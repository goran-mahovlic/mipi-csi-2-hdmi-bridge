==> flow/design.v <==
`timescale 1ns / 1ps
module color_balance #(
	parameter INT_GAIN_RED = 4'd4,
	parameter INT_GAIN_GREEN = 4'd4,
	parameter INT_GAIN_BLUE = 4'd4,
	parameter SHIFT_DIV = 2'd2
 )(
	input clk,
	input [23:0] rgb_in,
	input rgb_in_valid,
	output reg [23:0] rgb_out,
	output reg rgb_out_valid
);
	reg valid_in_reg;	 
	wire[8:0] pre_red, pre_green, pre_blue;
	wire [7:0] red, green, blue;
	assign pre_red = (rgb_in[23:16] >> SHIFT_DIV) * INT_GAIN_RED;
	assign pre_green = (rgb_in[15:8] >> SHIFT_DIV) * INT_GAIN_GREEN;
	assign pre_blue = (rgb_in[7:0] >> SHIFT_DIV) * INT_GAIN_BLUE;
	assign red = (pre_red[8]) ? 8'hFF : pre_red;
	assign green = (pre_green[8]) ? 8'hFF : pre_green;
	assign blue = (pre_blue[8]) ? 8'hFF : pre_blue;
	always@(posedge clk) begin
		valid_in_reg <= rgb_in_valid;
		if (valid_in_reg) begin
			rgb_out <= {red, green, blue};
			rgb_out_valid <= 1;
		end
		else begin
			rgb_out <= 24'd0;
			rgb_out_valid <= 0;
		end		
	end
endmodule
Step by step through the tools: color_balance
What the tools print for color_balance, step after step.
Lines are those of the file above, counted from 1.
Operators: Yosys type, input widths -> output width; for muxes data width and select width s.
Cell names lack the library's common part.
Not given: -

set-up
  design top = color_balance
  clock input = clk
  standard-cell library = sky130hd
  corner = tt_025C_1v80

Word level
Counts by Yosys on the flattened word-level netlist (proc, flatten, opt, wreduce; memories kept). Register bits leave out memories and registers merged into their read ports (data or address); mux counts leave out enables and synchronous resets folded into registers. Print and check cells are left out. Cells with the same type and inputs are merged into one.

cells by class
  muxes and demuxes = 1

operators by type and width
  operator  count
  $mux 1    1

storage and ports
  flip-flop bits (word level) = 20
  bits of input ports = 26
  output and inout bits = 25
  cells after elaboration = 4

Longest topological paths
Yosys ltp: most cells in a row. Word level: on the elaborated netlist, between registers, memories and ports. Mapped: between sequential cells and ports; inverters and the memories' decode and read muxes count.

logic depth
  word-level depth = 1
  ABC_AREA = 0
  mapped depth = 2
  mapped depth without buffers = 1

After synthesis
Source: synth_stat.txt of the flow (Yosys; design flattened, memories mapped). It holds for the ABC_AREA given above (unset counts as 0); a run with the other value may have another netlist.
Totals and module areas in this step are rounded.

cells by type
  cell     count
  dfxtp_1  20
  and2_2   14
  buf_4    6
  and2_1   4
  buf_6    1
  conb_1   1

synthesis totals
  cells in the netlist = 46
  mapped area = 590 µm²
  sequential part of the area = 400 µm²
  mapped flip-flops = 20
  buffer cells = 7

Worst setup path after synthesis
Source: OpenSTA report_checks on the synthesized netlist (no wires, ideal clock, input and output delay 20% of the period each), path of least setup slack; recovery checks are left aside. Register names are those of the netlist, which keeps one name where synthesis merged equal registers.

timing path after synthesis
  path kind = register to register
  start = register valid_in_reg
  end = register rgb_out[10]
  period = 0.939 ns
  setup time = 0.116 ns
  time at the first pin = 0.000 ns
  arrival = 0.620 ns
  required time = 0.823 ns
  slack = 0.203 ns
  path delay = 0.736 ns
  stages = 3
  synthesis period reached = 0.736 ns

"path delay" is the arrival time less input delay plus setup time.
"stages" counts driving pins, that of a launching flip-flop among them; a cell with two outputs on the path counts twice.
"synthesis period reached" = period - worst setup slack (recovery checks aside). The figure is calculated, with input and output delays left at 20% of the set period.

between the ends, after synthesis
  cells stage by stage = dfxtp_1 buf_6 and2_2
  length of the longest elaborated chain = 0

ends and longest elaborated chain, after synthesis
  element        line  RTL
  from (decl)    14    reg valid_in_reg;
  from (assign)  24    valid_in_reg <= rgb_in_valid;
  to (assign)    26    rgb_out <= {red, green, blue};
  to (assign)    30    rgb_out <= 24'd0;
  to (decl)      11    output reg [23:0] rgb_out,

Path in the finished layout
From the final timing report of run A: the path of least setup slack in the routed layout; clock arrival at registers is part of the times.

timing path post-layout
  path kind = register to output
  start = register rgb_out[12]
  end = output port rgb_out[12]
  period = 0.934 ns
  output delay = 0.19 ns
  time at the first pin = 0.28 ns
  arrival = 0.73 ns
  required time = 0.75 ns
  slack = 0.02 ns
  stages = 2

between the ends, post-layout
  cells stage by stage = dfxtp_1 buf_2
  length of the longest elaborated chain = 0

ends and longest elaborated chain, post-layout
  element        line  RTL
  from (decl)    11    output reg [23:0] rgb_out,
  from (assign)  26    rgb_out <= {red, green, blue};
  from (assign)  30    rgb_out <= 24'd0;
  to (decl)      11

==> runs of color_balance <==
Settings and measured results of 2 stored flow runs for module color_balance (sky130hd), not sorted in any way. The constraints put input and output delay at 20% of the set period each and load the outputs with 0.01 pF.
"period reached": clock period set for the run, less the worst setup slack. It is reckoned from that one timing run; input and output delays stay at 20% of the period that was set.
"critical setup path time" is the time allowed to the run's worst setup path (the clock period less input and output delay, where it has them) less its slack. Clock arrival times count: a late capture clock shortens it, a late launch clock lengthens it.
"power consumption" is the tool's figure for a default switching activity; nothing was simulated.
The measured numbers are rounded.
A setting shown as n/a is not set for that run.
A result given as n/a is not shown for that run.

item                                                     run A               run B
period_ns                                                0.934               0.912
CORE_UTILIZATION                                         33                  36
CAP_MARGIN                                               20                  20
CORE_MARGIN                                              2                   2
SLEW_MARGIN                                              20                  20
PLACE_DENSITY_LB_ADDON                                   n/a                 0.19
CORE_ASPECT_RATIO                                        n/a                 0.54
CELL_PAD_IN_SITES_GLOBAL_PLACEMENT                       n/a                 3
GPL_ROUTABILITY_DRIVEN                                   n/a                 1
netlist area reported by Yosys (µm²)                     590                 n/a
area of the die (µm²)                                    2100                n/a
area of the standard cells in the finished layout (µm²)  920                 n/a
utilization of the finished layout (%)                   54                  n/a
setup slack of the worst path (ns)                       0.022               n/a
total negative setup slack (ns)                          0.000               n/a
smallest hold slack (ns)                                 0.34                n/a
power consumption (W)                                    0.0015              n/a
period reached (ns)                                      0.912               n/a
critical setup path time (ns)                            0.73                n/a
worst setup path type                                    register to output  n/a

Run B: no final report: floorplanning broke off with PDN-0185
